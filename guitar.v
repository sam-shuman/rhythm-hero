==> flow/design.v <==
module delay(clk, rst, en, done);
input clk;
input rst;
input en;
output reg done;
parameter one_second = 26'd50000000;
reg [25:0]counter;
always @ (posedge clk or negedge rst)
	begin 
	if (rst == 1'b0)
	begin
		counter <= 26'd0;
		done <= 1'b0;
	end
	else
		if (en == 1'b1)
			if (counter <= one_second)
			begin
				done <= 1'b0;
				counter <= counter +1'b1;
			end
			else
			begin
				done <= 1'b1;
				counter <= 26'd0;
			end
	end
endmodule
module guitar(
input clk,
input rst,
input start,
input [3:0]buttons,
output [6:0]seg7_neg_sign,
output [6:0]seg7_dig0,
output [6:0]seg7_dig1,
output [6:0]seg7_dig2,
output [6:0]num_to_hit,
output reg led
);
reg [2:0]S;
reg [2:0]NS;
wire [15:0]randwire;
reg [6:0]song_dur;
reg [6:0]notes_played;
reg [15:0]random;
reg [3:0]hit_num;
reg [3:0]button_hold;
reg [7:0]score;
reg en;
reg en2;
wire deldone;
wire deldone2;
reg del_hold;
reg del_hold2;
reg randhelp;
parameter START = 3'd0,
			 CHECK = 3'd1,
			 NOTE = 3'd2,
			 DELAY = 3'd3,
			 DONE = 3'd4;
rand_gen myrand(clk, rst, 16'd122112112121, randhelp, randwire);
seven_segment numout(hit_num, num_to_hit);
three_decimal_vals_w_neg mynum(score, seg7_neg_sign, seg7_dig0, seg7_dig2, seg7_dig1);
time_to_hit my(clk, rst, en, deldone);			 
delay mydelay(clk, rst, en2, deldone2);			
always @(posedge clk or negedge rst)
begin
	if (rst == 1'b0)
	begin
		S <= START;
	end
	else
	begin
		S <= NS;
	end
end
always @(*) 
begin
	case (S)
		START:
		begin
		if (start == 1'b1)
						NS = CHECK;
				 else
						NS = START;
		end
		CHECK:
		begin
		if (notes_played <= song_dur)
						NS = NOTE;
	   else
						NS = DONE;
		end
		NOTE: 
		begin
		if (del_hold == 1'b1)
					NS = DELAY;
				 else 
					NS = NOTE;
		end
		DELAY: 
		begin
		if (del_hold2 == 1'b1)
					NS = CHECK;
				 else 
					NS = DELAY;
		end
		DONE: NS = DONE;
		default NS = START;
	endcase
end
always @(posedge clk or negedge rst)
begin
	if(rst == 1'b0)
	begin
		notes_played <= 7'd0;
		song_dur <= 7'd127;
		led <= 1'b0;
		score <= 8'd0;
		randhelp <= 1'b0;
		del_hold <= 1'b0;
		del_hold2 <= 1'b0;
	end
	else
	begin
		case (S)
			CHECK:
			begin
				hit_num <= random % 4;
				song_dur <= 7'd127;
				random <= randwire;
				randhelp <= 1'b1;
				del_hold <= 1'b0;
				del_hold2 <= 1'b0;
				en <= 1'b0;
				en2 <= 1'b0;
				button_hold[0] <= 1'b0;
				button_hold[1] <= 1'b0;
				button_hold[2] <= 1'b0;
				button_hold[3] <= 1'b0;
			end
			NOTE:
			begin
			   notes_played <= notes_played + 1;
			 	en <= 1'b1;
				del_hold <= deldone;
				button_hold[0] <= !buttons[0];
				button_hold[1] <= !buttons[1];
				button_hold[2] <= !buttons[2];
				button_hold[3] <= !buttons[3];
				if (hit_num == 4'd0)
					if (button_hold[0] == 1'b1)
					begin
						score <= score + 2'd2;
						del_hold <= 1;
					end
				    else if (button_hold[1] == 1'b1)
						begin
						score <= score - 2'd2;
						del_hold <= 1;
					end
					else if (button_hold[2] == 1'b1)
						begin
						score <= score - 2'd2;
						del_hold <= 1;
					end
					else if (button_hold[3] == 1'b1)
						begin
						score <= score - 2'd2;
						del_hold <= 1;
					end
				if (hit_num == 4'd1)
					if (button_hold[1] == 1'b1)
						begin
						score <= score + 2'd2;
						del_hold <= 1;
					end
					else if (button_hold[0] == 1'b1)
						begin
						score <= score - 2'd2;
						del_hold <= 1;
					end
					else if (button_hold[2] == 1'b1)
						begin
						score <= score - 2'd2;
						del_hold <= 1;
					end
					else if (button_hold[3] == 1'b1)
						begin
						score <= score - 2'd2;
						del_hold <= 1;
					end
				if (hit_num == 4'd2)
					if (button_hold[2] == 1'b1)
						begin
						score <= score + 2'd2;
						del_hold <= 1;
					end
					else if (button_hold[1] == 1'b1)
						begin
						score <= score - 2'd2;
						del_hold <= 1;
					end
					else if (button_hold[0] == 1'b1)
						begin
						score <= score - 2'd2;
						del_hold <= 1;
					end
					else if (button_hold[3] == 1'b1)
						begin
						score <= score - 2'd2;
						del_hold <= 1;
					end
				if (hit_num == 4'd3)
					if (button_hold[3] == 1'b1)
						begin
						score <= score + 2'd2;
						del_hold <= 1;
					end
					else if (button_hold[1] == 1'b1)
						begin
						score <= score - 2'd2;
						del_hold <= 1;
					 end
					else if (button_hold[2] == 1'b1)
						begin
						score <= score - 2'd2;
						del_hold <= 1;
					 end
					else if (button_hold[0] == 1'b1)
						begin
						score <= score - 2'd2;
						del_hold <= 1;
					 end
			end
			DELAY: 
			begin
			en2 <= 1'b1;
			del_hold2 <= deldone2;
			end
			DONE: led <= 1'b1;
		endcase
	end
end
endmodule
module rand_gen(clk, rst, srand, init_srand, randi);
input clk;
input rst;
input [15:0]srand;
input init_srand;
output reg [15:0]randi;
always @(posedge clk or negedge rst)
begin
	if(rst == 1'b0)
		randi <= 16'd0;
	else
		if(init_srand == 1'b0)
			randi <= srand;
		else
			randi <= {randi[13] ^ randi[0], randi[14] ^ randi[15], randi[13:8], (randi[7] ^ randi[2] ^ randi[1]), randi[5:0], randi[6] ^ randi[7]};
end
endmodule
module seven_segment (
input [3:0]i,
output reg [6:0]o
);
always @(*)
begin
   o[0] = !((!i[2] & !i[0]) | (i[3]& !i[1] & !i[0]) | (i[3] & !i[2] & !i[1]) | (!i[3] & i[2] & i[0]) | (i[2] & i[1]) | (!i[3] & i[1]));
	o[1] = !((!i[2] & !i[0]) | (!i[3] & !i[2]) | (!i[3] & !i[1] & !i[0]) | (i[3] & !i[1] & i[0]) | (!i[3] & i[1] & i[0]));
	o[2] = !((!i[3] & !i[1]) | (!i[3] & i[0]) | (!i[3] & i[2] ) | (!i[1] & i[0]) | (i[3] & !i[2]));
	o[3] = !((!i[3] & !i[2] & !i[0] & !i[1]) | (!i[3] & !i[2] & i[1]) | (i[2] & i[1] & !i[0]) | ( i[2] & !i[1] & i[0]) | (i[3] & !i[2] & i[0]) | (i[3] & !i[1]));
	o[4] = !((!i[2] & !i[0]) | (i[1] & !i[0]) | (!i[1] & i[2] & i[3]) | (i[1] & i[0] & i[3]));
	o[5] = !((!i[1] & !i[0]) | (i[3] & !i[2]) | (!i[1] & !i[3] & i[2]) | (i[3] & i[2] & i[1]) | (i[2] & i[1] & !i[0]));
	o[6] = !((i[1] & !i[0]) | (i[3] & !i[2]) | (!i[1] & !i[3] & i[2]) | (i[0] & i[3] & i[2]) | (!i[3] & !i[2] & i[1]));
end
endmodule
module seven_segment_negative(i,ou);
input i;
output reg [6:0]ou;  
always @(*)
begin
if (i) begin
ou[6] = 0;
ou[5] = 1;
ou[4] = 1;
ou[3] = 1;
ou[2] = 1;
ou[1] = 1;
ou[0] = 1;
end
else begin
ou[6] = 1;
ou[5] = 0;
ou[4] = 0;
ou[3] = 0;
ou[2] = 0;
ou[1] = 0;
ou[0] = 0;
end
end
endmodule
module three_decimal_vals_w_neg (
input [7:0]val,
output [6:0]seg7_neg_sign,
output [6:0]seg7_lsb,
output [6:0]seg7_mmb,
output [6:0]seg7_msb
);
reg [3:0] result_hun_digit;
reg [3:0] result_one_digit;
reg [3:0] result_ten_digit;
reg result_is_negative;
reg [6:0]twos_comp;
always @(*)
begin
result_is_negative = 1'b0;
twos_comp = 1'b0;
	if(val[7] == 1'b1) begin
	result_is_negative = 1'b1;
	if(val[0] == 1'b1) begin
		twos_comp[0] = val[0];
		twos_comp[1] = !val[1];
		twos_comp[2] = !val[2];
		twos_comp[3] = !val[3];
		twos_comp[4] = !val[4];
		twos_comp[5] = !val[5];
		twos_comp[6] = !val[6];
		end
	else if(val[1] == 1'b1) begin
		twos_comp[0] = val[0];
		twos_comp[1] = val[1];
		twos_comp[2] = !val[2];
		twos_comp[3] = !val[3];
		twos_comp[4] = !val[4];
		twos_comp[5] = !val[5];
		twos_comp[6] = !val[6];
		end
	else if(val[2] == 1'b1) begin
		twos_comp[0] = val[0];
		twos_comp[1] = val[1];
		twos_comp[2] = val[2];
		twos_comp[3] = !val[3];
		twos_comp[4] = !val[4];
		twos_comp[5] = !val[5];
		twos_comp[6] = !val[6];
		end
	else if(val[3] == 1'b1) begin
		twos_comp[0] = val[0];
		twos_comp[1] = val[1];
		twos_comp[2] = val[2];
		twos_comp[3] = val[3];
		twos_comp[4] = !val[4];
		twos_comp[5] = !val[5];
		twos_comp[6] = !val[6];
		end
	else if(val[4] == 1'b1) begin
		twos_comp[0] = val[0];
		twos_comp[1] = val[1];
		twos_comp[2] = val[2];
		twos_comp[3] = val[3];
		twos_comp[4] = val[4];
		twos_comp[5] = !val[5];
		twos_comp[6] = !val[6];
		end
	else if(val[5] == 1'b1) begin
		twos_comp[0] = val[0];
		twos_comp[1] = val[1];
		twos_comp[2] = val[2];
		twos_comp[3] = val[3];
		twos_comp[4] = val[4];
		twos_comp[5] = val[5];
		twos_comp[6] = !val[6];
	end
	end
	if(val[7] == 1'b0) begin
	result_one_digit = val % 10;
	result_ten_digit = (val / 10) % 10;
	result_hun_digit = val / 100;
	result_is_negative = 0;
	end
	else begin
	result_one_digit = twos_comp % 10;
	result_ten_digit = (twos_comp / 10) % 10;
	result_hun_digit = twos_comp / 100;
	end
end
seven_segment msb(result_ten_digit, seg7_msb);
seven_segment lsb(result_one_digit, seg7_lsb);
seven_segment mmb(result_hun_digit, seg7_mmb);
seven_segment_negative neg(result_is_negative, seg7_neg_sign);
endmodule
module time_to_hit(clk, rst, en, done);
input clk;
input rst;
input en;
output reg done;
parameter one_second = 26'd50000000;
reg [25:0]counter;
always @ (posedge clk or negedge rst)
	begin 
	if (rst == 1'b0)
	begin
		counter <= 26'd0;
		done <= 1'b0;
	end
	else
		if (en == 1'b1)
			if (counter <= one_second)
			begin
				done <= 1'b0;
				counter <= counter +1'b1;
			end
			else
			begin
				done <= 1'b1;
				counter <= 26'd0;
			end
	end
endmodule
From RTL to reports: guitar --
What the tools print for guitar, step after step. Lines are those of the file above, counted from 1. Cell names lack the library's common part. A cell with - has no value.
Design: top guitar, clock clk, library sky130hd, library corner tt_025C_1v80

Word level --
Counts by Yosys on the flattened word-level netlist (proc, flatten, opt, wreduce; memories kept). Register bits leave out memories and registers merged into their read ports (data or address). Print and check cells are left out. Cells with the same type and inputs are merged into one.
Word-level totals: flip-flop bits (word level) 97, cells after elaboration 391
Cells by class: add/subtract/negate cells 5, equality and inequality tests 7, mux-type cells 92, reduce/logical cells 58, divide/modulo/power cells 8, magnitude comparators 3, bitwise logic cells 200
Operators with widths (number):
- remainder unit 32 x 4 -> 32 bit (second input constant) | 2
- divider 7 x 7 -> 32 bit (second input constant) | 1
- divider 8 x 7 -> 32 bit (second input constant) | 1
- two-way mux 8 bit | 20
- divider 7 x 4 -> 32 bit (second input constant) | 1
- remainder unit 7 x 4 -> 32 bit (second input constant) | 1
- divider 8 x 4 -> 32 bit (second input constant) | 1
- remainder unit 8 x 4 -> 32 bit (second input constant) | 1
- bitwise AND 1 bit | 102
- bitwise OR 1 bit | 93
- two-way mux 1 bit | 54
- adder 26 x 1 -> 26 bit (second input constant) | 2
- <= comparator 26 bit (second input constant) | 2
- two-way mux 26 bit | 2
- zero test 1 bit | 51
- two-way mux 16 bit | 1
- parallel mux 1 bit (select 2 bit) | 8
- parallel mux 3 bit (select 5 bit) | 1
- two-way mux 4 bit | 3
- adder 8 x 2 -> 8 bit (second input constant) | 1
- subtractor 8 x 2 -> 8 bit (second input constant) | 1
- adder 7 x 1 -> 7 bit (second input constant) | 1
- <= comparator 7 bit (second input constant) | 1
- two-way mux 7 bit | 1
- AND reduction 2 bit | 3
- == test 3 x 2 -> 1 bit (second input constant) | 2
- XOR 1 bit | 5
- == test 2 bit (second input constant) | 2
Not listed: further kinds 8, cells in them 9.

Depth --
Yosys ltp: most cells in a row. Word level: on the elaborated netlist, between registers, memories and ports. Mapped: between sequential cells and ports; inverters and the memories' decode and read muxes count.
Logic depth: depth in word-level cells 21, ABC_AREA 0, gate-level depth with buffers 41, mapped depth without buffers 38

After synthesis --
Source: synth_stat.txt of the flow (Yosys; design flattened, memories mapped). It holds for the ABC_AREA given above (unset counts as 0); a run with the other value may have another netlist.
Cells by type (number):
- dfrtp_1 | 84
- ha_1 | 54
- nor2_1 | 133
- xnor2_1 | 51
- nand2_1 | 94
- edfxtp_1 | 10
- a21oi_1 | 58
- o21ai_0 | 57
- xor2_1 | 31
- nand3_1 | 43
- mux2i_1 | 19
- nor3_1 | 32
- a21o_1 | 20
- inv_1 | 39
- or3_1 | 18
- nand4_1 | 17
- o211ai_1 | 13
- nor2b_1 | 14
Other cell types: 70; their cells: 242.
Synthesis totals: buffers 42, synthesis area 8344.3 um^2, standard cells after synthesis 1029, flip-flops 95
The figures by module come from a second, unflattened synthesis with its own total; it is not the netlist above.
Unflattened totals: cells (unflattened synthesis) 896, area (unflattened synthesis) 8069.0 um^2
Rows give one instance, submodules left out.
By module:
- guitar | times used 1, cells 259, area 2352.3 um^2, sequential area 877.1 um^2
- time_to_hit | times used 1, cells 149, area 1487.7 um^2, sequential area 675.6 um^2
- delay | times used 1, cells 154, area 1481.4 um^2, sequential area 675.6 um^2
- three_decimal_vals_w_neg | times used 1, cells 162, area 1154.9 um^2, sequential area 0.0 um^2
- seven_segment | times used 4, cells 31, area 225.2 um^2, sequential area 0.0 um^2
- rand_gen | times used 1, cells 41, area 643.1 um^2, sequential area 400.4 um^2
- seven_segment_negative | times used 1, cells 7, area 48.8 um^2, sequential area 0.0 um^2

Path before layout --
Path of least setup slack by OpenSTA after synthesis, without wires, with an ideal clock, recovery checks aside; 20% of the period is set as input and as output delay. Where synthesis merged equal registers, the netlist keeps one of their names.
Timing path post-synthesis: path kind reg2out, from register (no name shown), to output port seg7_dig1[5], launch time at the first pin 0 ps, arrival time 8462 ps, path delay 8462 ps, stages 39, period 15100 ps, buffers on the path 6, required time 12080 ps, setup slack 3618 ps, period reached after synthesis 11482 ps
"path delay" is the arrival time less input delay plus setup time. A path that ends at an output port has no setup time. "stages" counts driving pins, that of a launching flip-flop among them; a cell with two outputs on the path counts twice. "period reached after synthesis" is the clock period less the worst setup slack; recovery checks do not enter. This is arithmetic on one report: input and output delays are still those of the set period (20% each). The rows between start and end are the longest chain of elaborated cells between them; the timing report does not say that the signal goes this way. Where chains are equally long, one stands for them. A line is the first line of the expression or statement that the cell stems from. Yosys adds cells for indexed reads and writes and turns some case tables into memories.
Between the ends, post-synthesis: cells stage by stage dfrtp_1 -> buf_2 -> clkbuf_1 -> clkbuf_1 -> clkbuf_1 -> a311o_1 -> ha_1 -> o211ai_1 -> a21oi_1 -> o21ai_0 -> o31ai_2 -> inv_1 -> ha_1 -> or2_2 -> o22a_1 -> nor2_1 -> a31oi_4 -> nor2_4 -> [... 3 more ...] -> a2111oi_0 -> a21oi_1 -> a311oi_2 -> xnor2_1 -> o21ai_0 -> ha_1 -> a21o_1 -> a21oi_1 -> nor2b_1 -> o21ai_0 -> nand3_1 -> a221oi_1 -> and2_1 -> a32o_1 -> buf_6 -> buf_6 -> nor2_1 -> a221o_1, cells in the longest elaborated chain 11, elaborated cells on any way between the ends 23, classes of those cells div (4); mux (2); logic (12); reduce/logical (5)
RTL lines, path post-synthesis:
- start, declared | line 49
- start, assigned | line 155
- start, assigned | line 160
- two-way mux 7 bit | line 320 | if(val[7] == 1'b1) begin
- divider 7 x 4 -> 32 bit | line 385 | result_ten_digit = (twos_comp / 10) % 10;
- remainder unit 32 x 4 -> 32 bit | line 385
- two-way mux 4 bit | line 377 | if(val[7] == 1'b0) begin
- zero test 1 bit | line 275 | o[5] = !((!i[1] & !i[0]) | (i[3] & !i[2]) | (!i[1] & !i[3] & i[2]) | (i[3] & i[2] & i[1]) | (i[2] & i[1] & !i[ ...
- bitwise AND 1 bit | line 275
- bitwise OR 1 bit (4 in a row) | line 275
- zero test 1 bit | line 275
- end, declared | line 36 | output [6:0]seg7_dig1,

Worst path after layout --
Path of least setup slack in the final report of entry A (OpenROAD, finished layout, wires in). Where an end is a register, its clock arrival counts in the times. The path's times are printed in steps of 10 ps; the period is the one set.
Timing path after layout: path kind reg2out, from register (no name shown), to output port seg7_dig1[5], buffers on the path 4, period 10600 ps, required time 8480 ps, setup slack 480 ps, arrival time 8000 ps, stages 39, launch time at the first pin 340 ps
The rows between start and end are the longest chain of elaborated cells between them; the timing report does not say that the signal goes this way. Where chains are equally long, one stands for them.
Between the ends, after layout: cells stage by stage dfrtp_1 -> inv_1 -> ha_1 -> nand2_1 -> nor2_1 -> a311o_1 -> ha_2 -> nand4b_1 -> nor3_2 -> o21ai_1 -> buf_4 -> a32o_2 -> ha_1 -> o21a_1 -> o21ai_2 -> nor3b_4 -> buf_4 -> nand4_2 -> [... 3 more ...] -> a21oi_2 -> inv_2 -> o41a_1 -> or2_4 -> nand2_1 -> xor2_1 -> ha_1 -> nand2_1 -> or3_4 -> nand2_1 -> mux2i_1 -> a211o_1 -> a32o_2 -> buf_6 -> or3_1 -> a31oi_1 -> a221o_1 -> clkbuf_2, cells in the longest elaborated chain 16, elaborated cells on any way between the ends 39, classes of those cells div (4); mux (17); logic (12); reduce/logical (6)
RTL lines, path after layout:
- start, declared | line 49
- start, assigned | line 155
- start, assigned | line 160
- two-way mux 1 bit | line 358 | else if(val[4] == 1'b1) begin
- two-way mux 1 bit | line 349 | else if(val[3] == 1'b1) begin
- two-way mux 1 bit | line 340 | else if(val[2] == 1'b1) begin
- two-way mux 1 bit | line 331 | else if(val[1] == 1'b1) begin
- two-way mux 1 bit | line 322 | if(val[0] == 1'b1) begin
- two-way mux 7 bit | line 320 | if(val[7] == 1'b1) begin
- divider 7 x 4 -> 32 bit | line 385 | result_ten_digit = (twos_comp / 10) % 10;
- remainder unit 32 x 4 -> 32 bit | line 385
- two-way mux 4 bit | line 377 | if(val[7] == 1'b0) begin
- zero test 1 bit | line 275 | o[5] = !((!i[1] & !i[0]) | (i[3] & !i[2]) | (!i[1] & !i[3] & i[2]) | (i[3] & i[2] & i[1]) | (i[2] & i[1] & !i[ ...
- bitwise AND 1 bit | line 275
- bitwise OR 1 bit (4 in a row) | line 275
- zero test 1 bit | line 275
- end, declared | line 36 | output [6:0]seg7_dig1,

Record of 2 stored runs of the RTL-to-layout flow on guitar, platform sky130hd. The runs are unordered. Constraints: input delay and output delay 20% of the set period each, output load 0.01 pF.
"clock period achieved": clock period set for the run, less the worst setup slack. It is reckoned from that one timing run; input and output delays stay at 20% of the period that was set.
"critical setup path time" = time allowed to the worst setup path (clock period - input delay - output delay, where it has them) - its slack; a late launch clock adds to it, a late capture clock takes from it.
"overall power" is the tool's figure for a default switching activity; nothing was simulated.
"critical setup path time" is known to 10 ps.

[entry A] flow files
==> flow/run.sh <==
#!/bin/bash
# the make line also repeats the synthesis and layout settings of config.mk as NAME=value (left out here)
make -C /OpenROAD-flow-scripts/flow DESIGN_CONFIG=/design/flow/config.mk WORK_HOME=/design/flow/orfs CLKGATE_MAP_FILE= finish
==> flow/config.mk <==
export PLATFORM = sky130hd
export DESIGN_NAME = guitar
export DESIGN_NICKNAME = guitar
export VERILOG_FILES = /design/flow/design.v
export SDC_FILE = /design/flow/constraint.sdc
export NUM_CORES = 4
export LEC_CHECK = 0
export CAP_MARGIN = 20
export CORE_MARGIN = 2
export CORE_UTILIZATION = 34
export SLEW_MARGIN = 20
==> flow/constraint.sdc <==
create_clock -name core_clock -period 10.6 [get_ports {clk}]
set_input_delay 2.1200 -clock core_clock [delete_from_list [all_inputs] [get_ports {clk}]]
set_output_delay 2.1200 -clock core_clock [all_outputs]
set_load 0.01 [all_outputs]

[entry A] result: clock period achieved 10122 ps; overall power 889.7 uW; synthesized cell area 8344.3 um^2; worst setup slack after layout 478 ps; post-route setup TNS 0 ps; critical setup path time 8000 ps; critical path type reg2out; area inside the die boundary 25811.6 um^2; standard-cell area after layout 9834.4 um^2

[entry B] flow files
==> flow/run.sh <==
#!/bin/bash
# the make line also repeats the synthesis and layout settings of config.mk as NAME=value (left out here)
make -C /OpenROAD-flow-scripts/flow DESIGN_CONFIG=/design/flow/config.mk WORK_HOME=/design/flow/orfs CLKGATE_MAP_FILE= finish
==> flow/config.mk <==
export PLATFORM = sky130hd
export DESIGN_NAME = guitar
export DESIGN_NICKNAME = guitar
export VERILOG_FILES = /design/flow/design.v
export SDC_FILE = /design/flow/constraint.sdc
export NUM_CORES = 4
export LEC_CHECK = 0
export CAP_MARGIN = 20
export CORE_MARGIN = 5
export CORE_UTILIZATION = 65
export GPL_TIMING_DRIVEN = 0
export HOLD_SLACK_MARGIN = -0.01
export MAX_ROUTING_LAYER = met5
export SLEW_MARGIN = 20
export TNS_END_PERCENT = 65
==> flow/constraint.sdc <==
create_clock -name core_clock -period 8.03 [get_ports {clk}]
set_input_delay 1.6060 -clock core_clock [delete_from_list [all_inputs] [get_ports {clk}]]
set_output_delay 1.6060 -clock core_clock [all_outputs]
set_load 0.01 [all_outputs]

[entry B] result: clock period achieved 9875 ps; overall power 1212 uW; synthesized cell area 8344.3 um^2; worst setup slack after layout -1845 ps; post-route setup TNS -24512 ps; critical setup path time 8270 ps; critical path type reg2out; area inside the die boundary 15202.9 um^2; standard-cell area after layout 10679.0 um^2
